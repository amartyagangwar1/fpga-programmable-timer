==> flow/design.v <==
`timescale 1ns / 1ps
module clkdiv(
    input clk,
    input reset,
    output reg clk_10ms
);
    reg [19:0] count; 
    always @(posedge clk) begin
        if (reset) begin
            count <= 0;
            clk_10ms <= 0;
        end 
        else if (count == 999_999) begin    
            count <= 0;
            clk_10ms <= 1;                
        end 
        else begin
            count <= count + 1;
            clk_10ms <= 0;               
        end
    end
endmodule
`timescale 1ns / 1ps
module controller(
    input clk,
    input reset,        
    input startstop,        
    input [1:0] mode,
    input at_zero,
    input at_max,       
    output reg count_enable,
    output reg up             
    );
    reg [1:0] state;
    reg [1:0] next_state;
    always @(*) begin    
        case(mode)
            2'b00: up = 1;
            2'b01: up = 0;
            2'b10: up = 1;
            2'b11: up = 0;
        endcase
   end
   always @(posedge clk or posedge reset) begin      
        if(reset)
            state <= 2'b00;
        else
            state <= next_state;
  end
  always @(*) begin
    next_state = state;
    case(state)
        2'b00: begin                  
            next_state = 2'b01;
        end 
        2'b01: begin                 
            if(startstop) begin      
                next_state = 2'b10;
            end
        end
        2'b10: begin                 
            if (!up && at_zero) begin
                next_state = 2'b11;
            end
            if (up && at_max) begin
                next_state = 2'b11;
            end     
            if(startstop) begin
                next_state = 2'b11;   
            end
        end            
         2'b11: begin
            if(startstop) begin
                next_state = 2'b10;
            end
          end
    endcase        
  end   
  always @(*) begin
    case(state)
        2'b00: count_enable = 0;
        2'b01: count_enable = 0;
        2'b10: count_enable = 1;
        2'b11: count_enable = 0;
    endcase
  end    
endmodule
`timescale 1ns / 1ps
module datapath(
    input clk,
    input reset,
    input clk_10ms,          
    input count_enable,       
    input up,                 
    input [1:0] mode,
    input [3:0] preset_tens,
    input [3:0] preset_ones,
    output [3:0] ms_ones,
    output [3:0] ms_tens,
    output [3:0] sec_ones,
    output [3:0] sec_tens
    );
    reg [3:0] L_ms1, L_ms10, L_s1, L_s10;    
    always @(*) begin
        case (mode)
            2'b00: begin    
                L_ms1  = 0;
                L_ms10 = 0;
                L_s1   = 0;
                L_s10  = 0;
            end
            2'b01: begin    
                L_ms1  = 9;
                L_ms10 = 9;
                L_s1   = 9;
                L_s10  = 9;
            end
            2'b10: begin    
                L_ms1  = 0;
                L_ms10 = 0;
                L_s1   = preset_ones;
                L_s10  = preset_tens;
            end
            2'b11: begin    
                L_ms1  = 0;
                L_ms10 = 0;
                L_s1   = preset_ones;
                L_s10  = preset_tens;
            end
        endcase
    end
    wire r0, r1, r2;  
    wire en_ms_ones = clk_10ms & count_enable;   
    wire en_ms_tens = r0 & en_ms_ones;
    wire en_sec_ones = r1 & en_ms_tens;
    wire en_sec_tens = r2 & en_sec_ones;         
    digit_counter d0 (
        .clk(clk),
        .reset(reset),
        .load(1'b1),
        .load_val(L_ms1),
        .enable(en_ms_ones),
        .up(up),
        .q(ms_ones),
        .ripple(r0)
    );
    digit_counter d1 (
        .clk(clk),
        .reset(reset),
        .load(1'b1),
        .load_val(L_ms10),
        .enable(en_ms_tens),
        .up(up),
        .q(ms_tens),
        .ripple(r1)
    );
    digit_counter d2 (
        .clk(clk),
        .reset(reset),
        .load(1'b1),
        .load_val(L_s1),
        .enable(en_sec_ones),
        .up(up),
        .q(sec_ones),
        .ripple(r2)
    );
    digit_counter d3 (
        .clk(clk),
        .reset(reset),
        .load(1'b1),
        .load_val(L_s10),
        .enable(en_sec_tens),
        .up(up),
        .q(sec_tens),
        .ripple()     
    );
endmodule
`timescale 1ns / 1ps
module digit_counter(
    input clk,
    input reset,
    input load,
    input [3:0] load_val,
    input enable,            
    input up,                
    output reg[3:0] q,
    output reg ripple        
    );
    always @(posedge clk) begin
        if(reset) begin
            if(load) begin
                q <= load_val;
            end else begin     
                q <= 0;
            end
            ripple <=0;
        end
        else if(enable) begin
            ripple <=0;
            if(up) begin    
                if(q==9) begin
                    q <= 0;
                    ripple <= 1;
                end else begin 
                    q <= q + 1;
                end
            end 
            else begin  
                if(q==0) begin
                    q <= 9;
                    ripple <=1;
                end else begin
                    q <= q - 1;
                end
            end
         end
     end           
endmodule
`timescale 1ns / 1ps
module display_mux(
    input clk,                   
    input [3:0] d0, d1, d2, d3,  
    output reg [3:0] an,         
    output reg [3:0] digit       
    );
    reg[1:0] sel = 0;  
    reg[15:0] count = 0;  
    always @(posedge clk) begin
        count <= count + 1;
        sel <= count[15:14];
    end
    always @(*) begin
        case(sel) 
             2'b00: begin
                    an = 4'b1110;    
                    digit = d0;     
                end
                2'b01: begin
                    an = 4'b1101;    
                    digit = d1;
                end
                2'b10: begin
                    an = 4'b1011;    
                    digit = d2;
                end
                2'b11: begin
                    an = 4'b0111;    
                    digit = d3;
                end
            endcase
        end
endmodule
`timescale 1ns / 1ps
module ff_sync(
    input clk,
    input d,
    output q
);
    reg r1, r2;
    always @(posedge clk) begin
        r1 <= d;
        r2 <= r1;
    end
    assign q = r2;
endmodule
`timescale 1ns / 1ps
module sevenseg(
    input  [3:0] digit,      
    output reg [6:0] seg     
);
    always @(*) begin
        case (digit)
            4'd0: seg = 7'b1000000;  
            4'd1: seg = 7'b1111001;  
            4'd2: seg = 7'b0100100;  
            4'd3: seg = 7'b0110000;  
            4'd4: seg = 7'b0011001;  
            4'd5: seg = 7'b0010010;  
            4'd6: seg = 7'b0000010;  
            4'd7: seg = 7'b1111000;  
            4'd8: seg = 7'b0000000;  
            4'd9: seg = 7'b0010000;  
            4'd10: seg = 7'b0010000;  
            4'd11: seg = 7'b0010000;  
            4'd12: seg = 7'b0010000;  
            4'd13: seg = 7'b0010000;  
            4'd14: seg = 7'b0010000;  
            4'd15: seg = 7'b0010000;  
            default: seg = 7'b1111111;  
        endcase
    end
endmodule
`timescale 1ns / 1ps
module top(
    input clk,
    input reset,                
    input startstop,            
    input [1:0] mode,           
    input [3:0] preset_ones,    
    input [3:0] preset_tens,    
    output [6:0] seg,           
    output dp,
    output [3:0] an
    );
    wire clk_10ms;
    clkdiv u_clkdiv(
        .clk(clk),
        .reset(reset),
        .clk_10ms(clk_10ms)
    );    
    wire reset_sync;
    wire startstop_sync;
    ff_sync s1 (.clk(clk), .d(reset), .q(reset_sync));
    ff_sync s2 (.clk(clk), .d(startstop), .q(startstop_sync));
    wire count_enable;
    wire up;
    wire at_zero = (ms_ones == 0 && ms_tens == 0 && sec_ones == 0 && sec_tens == 0);
    wire at_max = (ms_ones == 0 && ms_tens == 9 && sec_ones == 0 && sec_tens == 9);
    controller u_controller(
        .clk(clk),
        .reset(reset_sync),
        .startstop(startstop_sync),
        .mode(mode),
        .at_zero(at_zero),
        .at_max(at_max),
        .count_enable(count_enable),
        .up(up)
    );
    wire [3:0] ms_ones;
    wire [3:0] ms_tens;
    wire [3:0] sec_ones;
    wire [3:0] sec_tens;
     datapath u_datapath(
        .clk(clk),
        .reset(reset),
        .clk_10ms(clk_10ms),
        .count_enable(count_enable),
        .up(up),
        .mode(mode),
        .preset_ones(preset_ones),
        .preset_tens(preset_tens),
        .ms_ones(ms_ones),
        .ms_tens(ms_tens),
        .sec_ones(sec_ones),
        .sec_tens(sec_tens)
    );
     wire [3:0] digit;
    display_mux u_mux(
        .clk(clk),
        .d0(ms_ones),
        .d1(ms_tens),
        .d2(sec_ones),
        .d3(sec_tens),
        .an(an),
        .digit(digit)
    );
    sevenseg u_sevenseg(
        .digit(digit),
        .seg(seg)
    );
    assign dp = 1'b1;
endmodule
=== Step by step through the tools: top ===
The steps from the RTL of top to its reports follow in flow order.
Line numbers count from 1 in the design file above.
Cell names lack the library's common part.
Not given: n/a

* Top module: top
* Clock: clk
* Standard-cell library: sky130hd
* Library corner: tt_025C_1v80

=== Word-level counts ===
Counts by Yosys on the flattened word-level netlist (proc, flatten, opt, wreduce; memories kept). Register bits leave out memories and registers merged into their read ports (data or address). Print and check cells are left out. Cells with the same type and inputs are merged into one.
Memory sizes are those after Yosys's memory passes, which may raise the word count (mostly to a power of two), join words into wider ones and drop unused or constant bits.

* Reductions and logical operators: 28
* Add/subtract/negate cells: 10
* Muxes and demuxes: 42
* Equality and inequality tests: 16
* Bitwise logic cells: 4

{| class="wikitable"
|+ Operator list
! cell !! number
|-
| 4-bit 2-to-1 mux || 20
|-
| 4-bit parallel mux with 4-bit select || 2
|-
| 4-bit parallel mux with 3-bit select || 2
|-
| 20-bit by 1-bit adder with 20-bit output (second input constant) || 1
|-
| 20-bit == test (second input constant) || 1
|-
| 16-bit by 1-bit adder with 16-bit output (second input constant) || 1
|-
| 4-bit by 1-bit adder with 4-bit output (second input constant) || 4
|-
| 4-bit by 1-bit subtractor with 4-bit output (second input constant) || 4
|-
| 4-bit == test (second input constant) || 4
|-
| 4-bit zero test || 4
|-
| 2-bit == test (second input constant) || 6
|-
| 2-bit OR reduction || 5
|-
| 1-bit 2-to-1 mux || 10
|-
| 1-bit logical AND || 8
|-
| 2-bit nonzero test || 4
|-
| 4-bit parallel mux with 2-bit select || 1
|-
| 2-bit 2-to-1 mux || 4
|-
| 2-bit by 1-bit == test with 1-bit output (second input constant) || 3
|-
| 2-bit zero test || 3
|-
| 3-bit OR reduction || 2
|-
| 2-bit parallel mux with 3-bit select || 1
|-
| 1-bit bitwise AND || 4
|-
| 4-bit by 2-bit != test with 1-bit output (second input constant) || 1
|-
| 1-bit parallel mux with 2-bit select || 2
|-
| 2-bit by 1-bit != test with 1-bit output (second input constant) || 1
|-
| 2-bit AND reduction || 1
|-
| 1-bit zero test || 1
|}

* Cells after elaboration: 117
* Memories: 1
* Bits in read-only memories: 112
* Bits in registers: 64
* Input port bits: 13

{| class="wikitable"
|+ Memories
! name !! words !! width !! read ports !! wr ports !! RTL line !! source
|-
| (name not given) || 16 || 7 || 1 || 0 || 272 || <nowiki>case (digit)</nowiki>
|}

=== Depth ===
Yosys ltp: most cells in a row. Word level: on the elaborated netlist, between registers, memories and ports. Mapped: between sequential cells and ports; inverters and the memories' decode and read muxes count.

* Depth in word-level cells: 9
* ABC_AREA: 1
* Gate-level depth with buffers: 11
* Depth with buffers taken out: 11

=== After synthesis ===
Source: synth_stat.txt of the flow (Yosys; design flattened, memories mapped). It holds for the ABC_AREA given above (unset counts as 0); a run with the other value may have another netlist.
The area totals of this step are shown rounded.

{| class="wikitable"
|+ Cell types
! cell type !! number !! area in all (um2)
|-
| dfxtp_1 || 46 || 920.883
|-
| edfxtp_1 || 16 || 480.461
|-
| nand2_1 || 117 || 439.171
|-
| nor2_1 || 61 || 228.97
|-
| inv_1 || 48 || 180.173
|-
| nand3_1 || 32 || 160.154
|-
| xor2_1 || 16 || 140.134
|-
| o21ai_0 || 27 || 135.13
|-
| a21oi_1 || 22 || 110.106
|-
| ha_1 || 7 || 87.584
|-
| dfrtp_1 || 3 || 75.072
|-
| xnor2_1 || 8 || 70.067
|-
| o211ai_1 || 7 || 52.55
|-
| nand3_2 || 5 || 50.048
|-
| nand4_1 || 7 || 43.792
|-
| nor2_2 || 7 || 43.792
|-
| a21oi_2 || 4 || 35.034
|-
| nor3_1 || 6 || 30.029
|}

Not listed: further types 24, cells in them 39.

* Flip-flop cells: 66
* Sequential part of the area: 1,503 um2
* Cell count: 478
* Synthesis area: 3,582 um2
* Buffer cells: 8

=== Worst setup path after synthesis ===
OpenSTA on the mapped netlist: ideal clock, no wires. The path of least setup slack (recovery checks aside). Input and output delay are each 20% of the period. Register names are those of the netlist, which keeps one name where synthesis merged equal registers.

* Path kind: flip-flop to output port
* From: reg u_mux.sel[1]
* To: out seg[1]
* Launch time at the first pin: 0.000 ns
* Arrival: 1.527 ns
* Driving pins on the path: 7
* Period: 5.44 ns
* Setup slack: 2.825 ns
* Path delay: 1.527 ns
* Output delay: 1.088 ns
* Synthesis period reached: 2.615 ns

"path delay" is the arrival time less input delay plus setup time.
A path that ends at an output port has no setup time.
"driving pins on the path" counts driving pins, that of a launching flip-flop among them; a cell with two outputs on the path counts twice.
"synthesis period reached" = period - worst setup slack (recovery checks aside). The figure is calculated, with input and output delays left at 20% of the set period.
The rows between start and end are the longest chain of elaborated cells between them; the timing report does not say that the signal goes this way. Where chains are equally long, one stands for them.
Each line given opens the expression or statement behind the cell; cells for indexed reads and writes are added by Yosys, which also makes memories of some case tables.
A memory read counts as a cell of the chain, while the word-level depth stops at memories.

* Cells stage by stage: dfxtp_1 > inv_2 > nand2_1 > inv_2 > a21oi_1 > ha_1 > nor3_1
* Cells in the longest elaborated chain: 3

{| class="wikitable"
|+ RTL lines, path after synthesis
! element !! RTL line !! source
|-
| start, declared || 226 || <nowiki>reg[1:0] sel = 0;</nowiki>
|-
| start, assigned || 230 || <nowiki>sel <= count[15:14];</nowiki>
|-
| 2-bit == test || 233 || <nowiki>case(sel)</nowiki>
|-
| 4-bit parallel mux with 4-bit select || 233 ||
|-
| memory read 16 x 7 bit || 272 || <nowiki>case (digit)</nowiki>
|-
| end, declared || 301 || <nowiki>output [6:0] seg,</nowiki>
|}

Some nets on the timed path still bear RTL names; the line given drives or declares the net.

{| class="wikitable"
|+ Nets with RTL names, path after synthesis
! signal !! RTL line
|-
| an[0] || 233
|}

=== Path in the finished layout ===
From the final timing report of flow run 2: the path of least setup slack in the routed layout; clock arrival at registers is part of the times.

* Path kind: flip-flop to output port
* From: reg u_datapath.d1.q[1]
* To: out seg[4]
* Period: 3.48 ns
* Setup slack: 0.32 ns
* Launch time at the first pin: 0.33 ns
* Arrival: 2.47 ns
* Output delay: 0.70 ns
* Driving pins on the path: 10

The rows between start and end are the longest chain of elaborated cells between them; the timing report does not say that the signal goes this way. Where chains are equally long, one stands for them.
A memory read counts as a cell of the chain, while the word-level depth stops at memories.
At most two assigning lines are given for a register; there are more.

* Cells stage by stage: edfxtp_1 > nand3_1 > o211ai_1 > a21oi_1 > inv_1 > ha_1 > nand3_1 > nand3_1 > nand2_1 > clkdlybuf4s50_1
* Cells in the longest elaborated chain: 2

{| class="wikitable"
|+ RTL lines, path after layout
! element !! RTL line !! source
|-
| start, declared || 186 || <nowiki>output reg[3:0] q,</nowiki>
|-
| start, assigned || 192 || <nowiki>q <= load_val;</nowiki>
|-
| start, assigned || 205 || <nowiki>q <= q + 1;</nowiki>
|-
| 4-bit parallel mux with 4-bit select || 233 || <nowiki>case(sel)</nowiki>
|-
| memory read 16 x 7 bit || 272 || <nowiki>case (digit)</nowiki>
|-
| end, declared || 301 || <nowiki>output [6:0] seg,</nowiki>
|}

--- measured runs ---
2 stored runs of top in the flow (synthesis by Yosys, layout by OpenROAD, sky130hd cells), in arbitrary order. Constraints: input delay and output delay 20% of the set period each, output load 0.01 pF.
"period achieved" is the run's clock period less its worst setup slack. It is reckoned from that one timing run; input and output delays stay at 20% of the period that was set.
"time on the worst setup path" = time allowed to the worst setup path (clock period - input delay - output delay, where it has them) - its slack; a late launch clock adds to it, a late capture clock takes from it.
By "total power after layout" is meant OpenSTA's value without simulated activity: inputs other than the clock are taken to toggle once in ten clock periods, and the tool carries that through the logic.
The results are shown rounded.

=== Flow run 1 ===
{| class="wikitable"
! Setting !! Value
|-
| period_ns || 3.79
|-
| CORE_UTILIZATION || 70
|-
| SETUP_SLACK_MARGIN || 0.27
|-
| HOLD_SLACK_MARGIN || 0.13
|-
| CORE_MARGIN || 2
|-
| CELL_PAD_IN_SITES_GLOBAL_PLACEMENT || 3
|-
| TNS_END_PERCENT || 100
|-
| SLEW_MARGIN || 40
|-
| MAX_ROUTING_LAYER || met5
|-
| CAP_MARGIN || 20
|}
Unfinished; error GPL-0301 in placement.

=== Flow run 2 ===
{| class="wikitable"
! Setting !! Value
|-
| period_ns || 3.48
|-
| CORE_UTILIZATION || 53
|-
| CORE_MARGIN || 8
|-
| ABC_AREA || 1
|-
| GPL_TIMING_DRIVEN || 1
|-
| CTS_CLUSTER_SIZE || 64
|-
| CAP_MARGIN || 10
|-
| SLEW_MARGIN || 0
|-
! Result !! Value
|-
| Setup slack of the critical path || 0.317 ns
|-
| Sum of negative setup slack || 0.000 ns
|-
| Time on the worst setup path || 2.47 ns
|-
| Critical path type || flip-flop to output port
|-
| Post-route utilization || 61.1 %
|-
| Period achieved || 3.163 ns
|-
| Total power after layout || 1.671 mW
|-
| Cell area after synthesis || 3,582 um2
|-
| Die footprint || 9,645 um2
|-
| Area of the standard cells in the finished layout || 4,083 um2
|}
--- end ---
